==> flow/design.v <==
`timescale 1ns / 1ps
module m_Buffer(
		RST,
		CLK,
		command_write,
		command_read,
		buffer_credit_level,
		data_in,
		data_out
	);
	parameter	P_LOCAL_ID = 0;
	parameter	P_LOCAL_CHANNEL = 0;		 
		parameter P_DATA_WIDTH = 34;
	input RST;
	input CLK;
	input command_write;
	input command_read;
	output [4 - 1 : 0] buffer_credit_level;
  input 	[P_DATA_WIDTH - 1: 0] data_in;
  output	[P_DATA_WIDTH - 1: 0] data_out;
	reg [P_DATA_WIDTH - 1 : 0] fifoMem [12 - 1 : 0];		 
	reg [4 : 0] i;											 
	wire [P_DATA_WIDTH - 1 : 0] fifo_out;								 
	reg [4 - 1 : 0] credits;
	wire full;
	wire empty;
	reg [4 - 1: 0] pointer_write;
  reg [4 - 1: 0] pointer_read;
	assign data_out = (!empty) ? fifo_out : 'b0;						 
	assign fifo_out  = (pointer_read < 12 ) ? fifoMem[pointer_read] : 'b0;
	assign full = (credits == 0);
	assign empty = (credits ==  12);
	assign buffer_credit_level = credits;
	initial begin:Initialization
	end
	always @ (posedge RST or posedge CLK) begin:WRITEBLOCK
		if ( RST ) begin
			pointer_write <= 0;
			for (i = 0; i < 12; i = i + 1) begin
				fifoMem[i] <= 'b0;
			end
		end else if (command_write && !full) begin
			fifoMem[pointer_write] <= data_in;
			if (pointer_write  >= (12 - 1)) begin			
				pointer_write <= 0;
			end else begin
				pointer_write <= pointer_write + 1;
			end
		end
	end
	always @ (posedge RST or posedge CLK) begin:READBLOCK
		if ( RST ) begin
			pointer_read <= 0;
		end else if (command_read && !empty) begin
			if (pointer_read  >= (12 - 1)) begin
				pointer_read <= 0;
			end else begin
				pointer_read <= pointer_read + 1;	
			end
		end
	end
	always @ (posedge RST or posedge CLK) begin:CREDITBLOCK
		if( RST )
			credits <= 12;
		else if((!full && command_write) && ( !empty && command_read ))
			credits <= credits;
		else if(!full && command_write)
			credits <= credits - 1;
		else if(!empty && command_read)
			credits <= credits + 1;
		else
			credits <= credits;
	end
endmodule
Reports on m_Buffer
Tool output for the design above, in the order of the flow.
Line numbers count from 1 in the design file above.
Operators carry their Yosys type and port widths (W data, S select, Z words).
Library cell names are shortened.
Not given: n/a
Set-up
  top: m_Buffer
  clock input: CLK
  cell library: sky130hd
  timing corner: tt_025C_1v80

Elaborated design
Yosys after proc, flatten, opt, wreduce and memory -nomap, before mapping. Print and check cells are not counted. Equal cells are merged and count once.
Word-level totals
  bits in registers: 420
  bits in latches: 0
  bits in writable memories: 0
  ROM bits: 0
  clocked read ports x word width: 0
  memories: 0
  word-level cells: 75
Operators by class
  $add $sub $neg: 4
  multipliers: 0
  divide/modulo/power cells: 0
  magnitude comparators: 3
  equality and inequality tests: 23
  shifts and indexed selects: 0
  mux-type cells: 7
  bitwise operators: 1
  reductions and logical operators: 22
Operator list (count)
  $pmux W34 S12: 1
  $mux W34: 2
  $eq A4 B4 Y1 const B: 9
  $eq A4 B3 Y1 const B: 8
  $reduce_and A2 Y1: 13
  $eq A4 B2 Y1 const B: 4
  $mux W4: 4
  $add A4 B1 Y4 const B: 3
  $logic_not A4 Y1: 3
  $eq A4 B1 Y1 const B: 2
  $ge A4 B4 Y1 const B: 2
  $sub A4 B1 Y4 const B: 1
  $lt A4 B4 Y1 const B: 1
  $logic_and A1 B1 Y1: 3
  $logic_not A1 Y1: 2
  $reduce_bool A2 Y1: 1
  $not A1 Y1: 1

Depth
Longest topological path by Yosys (ltp), each cell counted once; first at word level (registers and memories cut), then after technology mapping (sequential cells cut; the memories' decode and read muxes count).
Logic depth
  depth in word-level cells: 6
  ABC_AREA: 0
  gate-level depth with buffers: 9
  depth with buffers taken out: 7

Mapped cells and area
The flow's flattened synthesis, as Yosys stat reports it; memories are mapped. The netlist is that of the ABC_AREA named above (0 if unset); the other value can give another one.
Mapped netlist
  cells in the netlist: 1426
  synthesis area: 0.0200492 mm²
  sequential part of the area: 0.0105126 mm²
  flip-flops: 420
  buffers: 142
Cell types
  dfrtp_1: count 418, area in all 1.05E+04 µm²
  mux2_4: count 239, area in all 3.59E+03 µm²
  mux2_2: count 169, area in all 1.9E+03 µm²
  a22oi_1: count 103, area in all 773.242 µm²
  a222oi_1: count 48, area in all 480.461 µm²
  clkbuf_1: count 93, area in all 349.085 µm²
  a21oi_1: count 66, area in all 330.317 µm²
  buf_12: count 15, area in all 300.288 µm²
  buf_6: count 23, area in all 258.998 µm²
  o21ai_0: count 46, area in all 230.221 µm²
  ha_1: count 14, area in all 175.168 µm²
  o22ai_1: count 28, area in all 175.168 µm²
  nor3_1: count 30, area in all 150.144 µm²
  nor2_1: count 32, area in all 120.115 µm²
  nand3_1: count 20, area in all 100.096 µm²
  nor3b_4: count 4, area in all 75.072 µm²
  inv_1: count 15, area in all 56.304 µm²
  dfstp_2: count 2, area in all 52.55 µm²
Not listed: further types 34, cells in them 61.

Path before layout
OpenSTA on the mapped netlist: ideal clock, no wires. The path of least setup slack (recovery checks aside). Input and output delay are each 20% of the period. Register names are those of the netlist, which keeps one name where synthesis merged equal registers.
Timing path post-synthesis
  path type: flip-flop to output port
  from: register pointer_read[0]
  to: output port data_out[7]
  clock period: 2.72 ns
  output delay: 0.544 ns
  launch time at the first pin: 0.000 ns
  arrival time: 1.995 ns
  required time: 2.176 ns
  path slack: 0.181 ns
  path delay: 1.995 ns
  stages: 10
  buffers on the path: 3
  synthesis period reached: 2.539 ns
"path delay" is the arrival time less input delay plus setup time.
A path that ends at an output port has no setup time.
"stages" counts driving pins, that of a launching flip-flop among them; a cell with two outputs on the path counts twice.
"synthesis period reached" is the clock period less the worst setup slack; recovery checks do not enter. This is arithmetic on one report: input and output delays are still those of the set period (20% each).
Between the ends stands the longest chain of elaborated cells between them, by number of cells; it is not shown to be the way that was timed. Of several equally long chains one is given.
Each line given opens the expression or statement behind the cell; cells for indexed reads and writes are added by Yosys, which also makes memories of some case tables.
A register here has more assigning lines than the two given.
On the way, post-synthesis
  path through: dfrtp_1 inv_1 ha_1 clkbuf_1 clkbuf_1 buf_1 a22oi_1 a21oi_1 nor2_1 a21oi_1
  length of the longest elaborated chain: 4
Ends and longest elaborated chain, post-synthesis
  from (decl): RTL line 28  | reg [4 - 1: 0] pointer_read;
  from (assign): RTL line 53  | pointer_read <= 0;
  from (assign): RTL line 58  | pointer_read <= pointer_read + 1;
  $eq A4 B4 Y1: RTL line 30  | assign fifo_out = (pointer_read < 12 ) ? fifoMem[pointer_read] : 'b0;
  $pmux W34 S12: RTL line 30
  $mux W34: RTL line 30
  $mux W34: RTL line 29  | assign data_out = (!empty) ? fifo_out : 'b0;
  to (decl): RTL line 20  | output [P_DATA_WIDTH - 1: 0] data_out;

Timing after layout
Path of least setup slack in the final report of flow run A (OpenROAD, finished layout, wires in). Where an end is a register, its clock arrival counts in the times.
Timing path post-layout
  path type: flip-flop to output port
  from: register pointer_read[0]
  to: output port data_out[27]
  clock period: 1.66 ns
  output delay: 0.33 ns
  launch time at the first pin: 0.59 ns
  arrival time: 2.71 ns
  required time: 1.33 ns
  path slack: -1.38 ns
  stages: 9
  buffers on the path: 3
Between the ends stands the longest chain of elaborated cells between them, by number of cells; it is not shown to be the way that was timed. Of several equally long chains one is given.
A register here has more assigning lines than the two given.
On the way, post-layout
  path through: dfrtp_2 buf_6 ha_4 buf_12 a222oi_1 o22ai_1 nor3_2 nor2_1 buf_2
  length of the longest elaborated chain: 4
Ends and longest elaborated chain, post-layout
  from (decl): RTL line 28  | reg [4 - 1: 0] pointer_read;
  from (assign): RTL line 53  | pointer_read <= 0;
  from (assign): RTL line 58  | pointer_read <= pointer_read + 1;
  $eq A4 B4 Y1: RTL line 30  | assign fifo_out = (pointer_read < 12 ) ? fifoMem[pointer_read] : 'b0;
  $pmux W34 S12: RTL line 30
  $mux W34: RTL line 30
  $mux W34: RTL line 29  | assign data_out = (!empty) ? fifo_out : 'b0;
  to (decl): RTL line 20  | output [P_DATA_WIDTH - 1: 0] data_out;

## Implementation results

2 stored runs of m_Buffer in the flow (synthesis by Yosys, layout by OpenROAD, sky130hd cells), in arbitrary order. Constraints: input delay and output delay 20% of the set period each, output load 0.01 pF.
"worst setup path time" = time allowed to the worst setup path (clock period - input delay - output delay, where it has them) - its slack; a late launch clock adds to it, a late capture clock takes from it.
"power" rests on the timing tool's default activity at the inputs, not on a simulated workload.

Flow run A
==> flow/run.sh <==
#!/bin/bash
# the make line also repeats the synthesis and layout settings of config.mk as NAME=value (left out here)
make -C /OpenROAD-flow-scripts/flow DESIGN_CONFIG=/design/flow/config.mk WORK_HOME=/design/flow/orfs CLKGATE_MAP_FILE= finish
==> flow/config.mk <==
export PLATFORM = sky130hd
export DESIGN_NAME = m_Buffer
export DESIGN_NICKNAME = m_Buffer
export VERILOG_FILES = /design/flow/design.v
export SDC_FILE = /design/flow/constraint.sdc
export NUM_CORES = 4
export LEC_CHECK = 0
export CAP_MARGIN = 20
export CELL_PAD_IN_SITES_DETAIL_PLACEMENT = 1
export CORE_MARGIN = 9
export CORE_UTILIZATION = 34
export CTS_CLUSTER_DIAMETER = 303
export PLACE_DENSITY_LB_ADDON = 0.07
export SETUP_SLACK_MARGIN = -0.16
export SLEW_MARGIN = 20
export TNS_END_PERCENT = 85
==> flow/constraint.sdc <==
create_clock -name core_clock -period 1.66 [get_ports {CLK}]
set_input_delay 0.3320 -clock core_clock [delete_from_list [all_inputs] [get_ports {CLK}]]
set_output_delay 0.3320 -clock core_clock [all_outputs]
set_load 0.01 [all_outputs]

==> results of flow run A <==
chip area after synthesis (Yosys): 0.0200492 mm²
die area: 0.0680349 mm²
standard-cell area of the final layout: 0.0290228 mm²
worst setup slack after layout: -1.382 ns
power: 0.064628 W
worst setup path time: 2.71 ns
worst setup path kind: flip-flop to output port

Flow run B
==> flow/run.sh <==
#!/bin/bash
# the make line also repeats the synthesis and layout settings of config.mk as NAME=value (left out here)
make -C /OpenROAD-flow-scripts/flow DESIGN_CONFIG=/design/flow/config.mk WORK_HOME=/design/flow/orfs CLKGATE_MAP_FILE= finish
==> flow/config.mk <==
export PLATFORM = sky130hd
export DESIGN_NAME = m_Buffer
export DESIGN_NICKNAME = m_Buffer
export VERILOG_FILES = /design/flow/design.v
export SDC_FILE = /design/flow/constraint.sdc
export NUM_CORES = 4
export LEC_CHECK = 0
export ABC_AREA = 0
export CAP_MARGIN = 0
export CELL_PAD_IN_SITES_GLOBAL_PLACEMENT = 0
export CORE_MARGIN = 9
export CORE_UTILIZATION = 33
export CTS_CLUSTER_DIAMETER = 380
export CTS_CLUSTER_SIZE = 24
export GPL_TIMING_DRIVEN = 1
export MIN_ROUTING_LAYER = met1
export PLACE_DENSITY_LB_ADDON = 0.06
export SLEW_MARGIN = 20
==> flow/constraint.sdc <==
create_clock -name core_clock -period 3.03 [get_ports {CLK}]
set_input_delay 0.6060 -clock core_clock [delete_from_list [all_inputs] [get_ports {CLK}]]
set_output_delay 0.6060 -clock core_clock [all_outputs]
set_load 0.01 [all_outputs]

==> results of flow run B <==
chip area after synthesis (Yosys): 0.0200492 mm²
die area: 0.0699523 mm²
standard-cell area of the final layout: 0.0242195 mm²
worst setup slack after layout: -0.249 ns
power: 0.028188 W
worst setup path time: 2.67 ns
worst setup path kind: flip-flop to output port
